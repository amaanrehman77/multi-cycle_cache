==> flow/design.v <==
interface mem_itf_w_mask #(
    parameter               CHANNELS = 1,
    parameter               DWIDTH = 32,
    parameter               MWIDTH = DWIDTH / 8
)(
    input   bit             clk,
    input   bit             rst
);
    logic   [31:0]          addr    [CHANNELS];
    logic   [MWIDTH-1:0]    rmask   [CHANNELS];
    logic   [MWIDTH-1:0]    wmask   [CHANNELS];
    logic   [DWIDTH-1:0]    rdata   [CHANNELS];
    logic   [DWIDTH-1:0]    wdata   [CHANNELS];
    logic                   resp    [CHANNELS];
    bit                     error = 1'b0;
    modport dut (
        input               clk,
        input               rst,
        output              addr,
        output              rmask,
        output              wmask,
        input               rdata,
        output              wdata,
        input               resp
    );
    modport mem (
        input               clk,
        input               rst,
        input               addr,
        input               rmask,
        input               wmask,
        output              rdata,
        input               wdata,
        output              resp,
        output              error
    );
    modport mon (
        input               clk,
        input               rst,
        input               addr,
        input               rmask,
        input               wmask,
        input               rdata,
        input               wdata,
        input               resp,
        output              error
    );
endinterface
interface mem_itf_wo_mask #(
    parameter               CHANNELS = 1,
    parameter               DWIDTH = 32
)(
    input   bit             clk,
    input   bit             rst
);
    logic   [31:0]          addr    [CHANNELS];
    logic                   read    [CHANNELS];
    logic                   write   [CHANNELS];
    logic   [DWIDTH-1:0]    rdata   [CHANNELS];
    logic   [DWIDTH-1:0]    wdata   [CHANNELS];
    logic                   resp    [CHANNELS];
    bit                     error = 1'b0;
    modport dut (
        input               clk,
        input               rst,
        output              addr,
        output              read,
        output              write,
        input               rdata,
        output              wdata,
        input               resp
    );
    modport mem (
        input               clk,
        input               rst,
        input               addr,
        input               read,
        input               write,
        output              rdata,
        input               wdata,
        output              resp,
        output              error
    );
    modport mon (
        input               clk,
        input               rst,
        input               addr,
        input               read,
        input               write,
        input               rdata,
        input               wdata,
        input               resp,
        output              error
    );
endinterface
interface mem_itf_banked(
    input   bit             clk,
    input   bit             rst
);
    logic   [31:0]          addr;
    logic                   read;
    logic                   write;
    logic   [63:0]          wdata;
    logic                   ready;
    logic   [31:0]          raddr;
    logic   [63:0]          rdata;
    logic                   rvalid;
    bit                     error = 1'b0;
    modport dut (
        input               clk,
        input               rst,
        output              addr,
        output              read,
        output              write,
        output              wdata,
        input               ready,
        input               raddr,
        input               rdata,
        input               rvalid
    );
    modport mem (
        input               clk,
        input               rst,
        input               addr,
        input               read,
        input               write,
        input               wdata,
        output              ready,
        output              rdata,
        output              raddr,
        output              rvalid,
        output              error
    );
    modport mon (
        input               clk,
        input               rst,
        input               addr,
        input               read,
        input               write,
        input               wdata,
        input               ready,
        input               rdata,
        input               raddr,
        input               rvalid,
        input               error
    );
endinterface
module dp_ff_array #(
            parameter               S_INDEX     = 4,
            parameter               WIDTH       = 1
)(
    input   logic                   clk0,
    input   logic                   rst0,
    input   logic                   csb0,
    input   logic                   web0,
    input   logic   [S_INDEX-1:0]   addr0,
    input   logic   [WIDTH-1:0]     din0,
    output  logic   [WIDTH-1:0]     dout0,
    input   logic                   csb1,
    input   logic                   web1,
    input   logic   [S_INDEX-1:0]   addr1,
    input   logic   [WIDTH-1:0]     din1,
    output  logic   [WIDTH-1:0]     dout1
);
            localparam              NUM_SETS    = 2**S_INDEX;
            logic                   web0_reg;
            logic   [S_INDEX-1:0]   addr0_reg;
            logic   [WIDTH-1:0]     din0_reg;
            logic                   web1_reg;
            logic   [S_INDEX-1:0]   addr1_reg;
            logic   [WIDTH-1:0]     din1_reg;
            logic   [WIDTH-1:0]     internal_array [NUM_SETS];
    always_ff @(posedge clk0) begin
        if (rst0) begin
            web0_reg  <= 1'b1;
            addr0_reg <= 'x;
            din0_reg  <= 'x;
            web1_reg  <= 1'b1;
            addr1_reg <= 'x;
            din1_reg  <= 'x;
        end else begin
            if (!csb0) begin
                web0_reg  <= web0;
                addr0_reg <= addr0;
                din0_reg  <= din0;
            end
            if (!csb1) begin
                web1_reg  <= web1;
                addr1_reg <= addr1;
                din1_reg  <= din1;
            end
        end
    end
    always_ff @(posedge clk0) begin
        if (rst0) begin
            for (integer i = 0; i < NUM_SETS; i++) begin
                internal_array[i] <= '0;
            end
        end else begin
            case ({web1_reg, web0_reg})
                2'b00: begin
                    if (addr0_reg == addr1_reg) begin
                        internal_array[addr0_reg] <= 'x;
                    end else begin
                        internal_array[addr1_reg] <= din1_reg;
                        internal_array[addr0_reg] <= din0_reg;
                    end
                end
                2'b01: internal_array[addr1_reg] <= din1_reg;
                2'b10: internal_array[addr0_reg] <= din0_reg;
            endcase
        end
    end
    always_comb begin
        dout0 = internal_array[addr0_reg];
        dout1 = internal_array[addr1_reg];
    end
endmodule : dp_ff_array
# Step by step through the tools: dp_ff_array
# The steps from the RTL of dp_ff_array to its reports follow in flow order.
# Lines are those of the file above, counted from 1.
# Operators: Yosys type, input widths -> output width; for muxes data width and select width s.
# Not given: n/a
# setup
top_module	dp_ff_array
clock_port	clk0
library	sky130hd
corner	tt_025C_1v80

# Word level
# Yosys after proc, flatten, opt, wreduce and memory -nomap, before mapping. Print and check cells are not counted. Equal cells are merged and count once.
# Yosys's memory passes give these memory sizes; they may raise the number of words (mostly to a power of two), join words into wider ones and drop unused or constant bits.
# word_totals
ff_bits	12
ram_bits	16
memories	1
input_bits	16
elab_cells	50
# memory_table
memory	words	width	line_no	source
internal_array	16	1	172	logic   [WIDTH-1:0]     internal_array [NUM_SETS];
# op_classes
eq_ne	5
n_mux	34
logic	3
reduce_and_logical	1
# op_table
cell	n
$mux 1	28
$mux 4	6
$ne 2x2->1 const B	2
$eq 4x4->1	1
$or 1x1->1	3
$eq 2x1->1 const B	1
$eq 2x2->1 const B	1
$logic_not 2->1	1

# Logic depth
# Longest topological path by Yosys (ltp), each cell counted once; first at word level (registers and memories cut), then after technology mapping (sequential cells cut; the memories' decode and read muxes count).
# depth
depth_word	6
ABC_AREA	0
depth_mapped	7
mapped_depth_nobuf	4

# Mapped cells and area
# The flow's flattened synthesis, as Yosys stat reports it; memories are mapped. The netlist is that of the ABC_AREA named above (0 if unset); the other value can give another one.
# synth_totals
mapped_cells	175
yosys_area_um2	2025.7
ffs	36
buffers	13
# by_type
type	n	type_area_um2
sky130_fd_sc_hd__edfxtp_1	26	780.749
sky130_fd_sc_hd__dfxtp_1	10	200.192
sky130_fd_sc_hd__mux4_2	8	180.173
sky130_fd_sc_hd__o32ai_1	8	70.067
sky130_fd_sc_hd__mux2_2	6	67.565
sky130_fd_sc_hd__o41ai_1	7	61.309
sky130_fd_sc_hd__nand2_1	14	52.55
sky130_fd_sc_hd__a21oi_1	10	50.048
sky130_fd_sc_hd__o22ai_1	8	50.048
sky130_fd_sc_hd__a221o_1	4	40.038
sky130_fd_sc_hd__buf_4	5	37.536
sky130_fd_sc_hd__nand2b_1	6	37.536
sky130_fd_sc_hd__nor2b_1	6	37.536
sky130_fd_sc_hd__o31ai_1	5	37.536
sky130_fd_sc_hd__xor2_1	4	35.034
sky130_fd_sc_hd__a31oi_1	4	25.024
sky130_fd_sc_hd__buf_6	2	22.522
sky130_fd_sc_hd__nor2_1	6	22.522
# Not listed: further types 19, cells in them 36.

# Timing after synthesis
# OpenSTA on the mapped netlist: ideal clock, no wires. The path of least setup slack (recovery checks aside). Input and output delay are each 20% of the period. Register names are those of the netlist, which keeps one name where synthesis merged equal registers.
# synth_timing
path_kind	flip-flop to flip-flop
from	register addr0_reg[2]
to	memory internal_array[11]
period_ps	2820
t_arrival_ps	1826
setup_slack_ps	745
path_delay_ps	2075
path_stages	7
synth_period_reached_ps	2075
# "path_delay_ps" is the arrival time less input delay plus setup time.
# "path_stages" counts driving pins, that of a launching flip-flop among them; a cell with two outputs on the path counts twice.
# "synth_period_reached_ps" is the clock period less the worst setup slack; recovery checks do not enter. This is arithmetic on one report: input and output delays are still those of the set period (20% each).
# The rows between start and end are the longest chain of elaborated cells between them; the timing report does not say that the signal goes this way. Where chains are equally long, one stands for them.
# A line is the first line of the expression or statement that the cell stems from. Yosys adds cells for indexed reads and writes and turns some case tables into memories.
# Only ways into the end's enable, where the timed path ends, are counted here.
# synth_via
path_cell_list	sky130_fd_sc_hd__edfxtp_1 -> sky130_fd_sc_hd__buf_6 -> sky130_fd_sc_hd__xor2_1 -> sky130_fd_sc_hd__or4_1 -> sky130_fd_sc_hd__buf_2 -> sky130_fd_sc_hd__o2111a_2 -> sky130_fd_sc_hd__a221o_1
elab_chain_cells	6
cells_between	10
cone_lines	3
# synth_lines
item	line_no	source
from (decl)	167	logic   [S_INDEX-1:0]   addr0_reg;
from (assign)	176	addr0_reg <= 'x;
from (assign)	184	addr0_reg <= addr0;
$eq 4x4->1	202	if (addr0_reg == addr1_reg) begin
$mux 1	202
$mux 1	200	case ({web1_reg, web0_reg})
$mux 1	195	if (rst0) begin
$or 1x1->1 (2 in a row)	n/a
to (decl)	172	logic   [WIDTH-1:0]     internal_array [NUM_SETS];

# Path in the finished layout
# From the final timing report of entry B: the path of least setup slack in the routed layout; clock arrival at registers is part of the times.
# The path's times are printed in steps of 10 ps; the period is the one set.
# layout_timing
path_kind	flip-flop to flip-flop
from	register addr0_reg[1]
to	memory internal_array[10]
period_ps	2520
t_arrival_ps	2290
setup_slack_ps	280
path_stages	7
# The rows between start and end are the longest chain of elaborated cells between them; the timing report does not say that the signal goes this way. Where chains are equally long, one stands for them.
# Only ways into the end's enable, where the timed path ends, are counted here.
# layout_via
path_cell_list	sky130_fd_sc_hd__edfxtp_1 -> sky130_fd_sc_hd__buf_4 -> sky130_fd_sc_hd__xor2_1 -> sky130_fd_sc_hd__or4_1 -> sky130_fd_sc_hd__buf_6 -> sky130_fd_sc_hd__o2111a_2 -> sky130_fd_sc_hd__a221o_1
elab_chain_cells	6
cells_between	10
cone_lines	3
# layout_lines
item	line_no	source
from (decl)	167	logic   [S_INDEX-1:0]   addr0_reg;
from (assign)	176	addr0_reg <= 'x;
from (assign)	184	addr0_reg <= addr0;
$eq 4x4->1	202	if (addr0_reg == addr1_reg) begin
$mux 1	202
$mux 1	200	case ({web1_reg, web0_reg})
$mux 1	195	if (rst0) begin
$or 1x1->1 (2 in a row)	n/a
to (decl)	172	logic   [WIDTH-1:0]     internal_array [NUM_SETS];

# Design dp_ff_array on sky130hd. What follows are 2 stored runs of the flow, each under its own settings; their order means nothing. The constraints put input and output delay at 20% of the set period each and load the outputs with 0.01 pF.
# By "timing.achieved_period_ps" is meant the clock period of the run minus its worst setup slack. This is arithmetic on one report: input and output delays are still those of the set period (20% each).
# "critical_path_time_ps" = time allowed to the worst setup path (clock period - input delay - output delay, where it has them) - its slack; a late launch clock adds to it, a late capture clock takes from it.
# "critical_path_time_ps" is given in steps of 10 ps.
# Settings: . = not set for that run.
# Results: . = not shown.
stored run	period_ns	CORE_UTILIZATION	HOLD_SLACK_MARGIN	CELL_PAD_IN_SITES_GLOBAL_PLACEMENT	TNS_END_PERCENT	MIN_ROUTING_LAYER	CAP_MARGIN	CORE_MARGIN	SLEW_MARGIN	SETUP_SLACK_MARGIN	CELL_PAD_IN_SITES_DETAIL_PLACEMENT	GPL_TIMING_DRIVEN	GPL_ROUTABILITY_DRIVEN	die_footprint_um2	synth_area_um2	cell_area_final_um2	finish.utilization_frac	worstSetupSlack_ps	fin_tns_ps	critical_path_time_ps	critical_path_kind	worst_hold_slack_ps	timing.achieved_period_ps
entry A	2.46	65	-0.02	2	10	met2	20	2	20	.	.	.	.	.	.	.	.	.	.	.	.	.	.
entry B	2.52	40	.	.	.	.	40	7	40	0.25	1	0	1	7253.1	2025.7	2481.1	0.518	285	0	2240	flip-flop to flip-flop	596	2235
# Entry A: no results, placement failed with GPL-0301
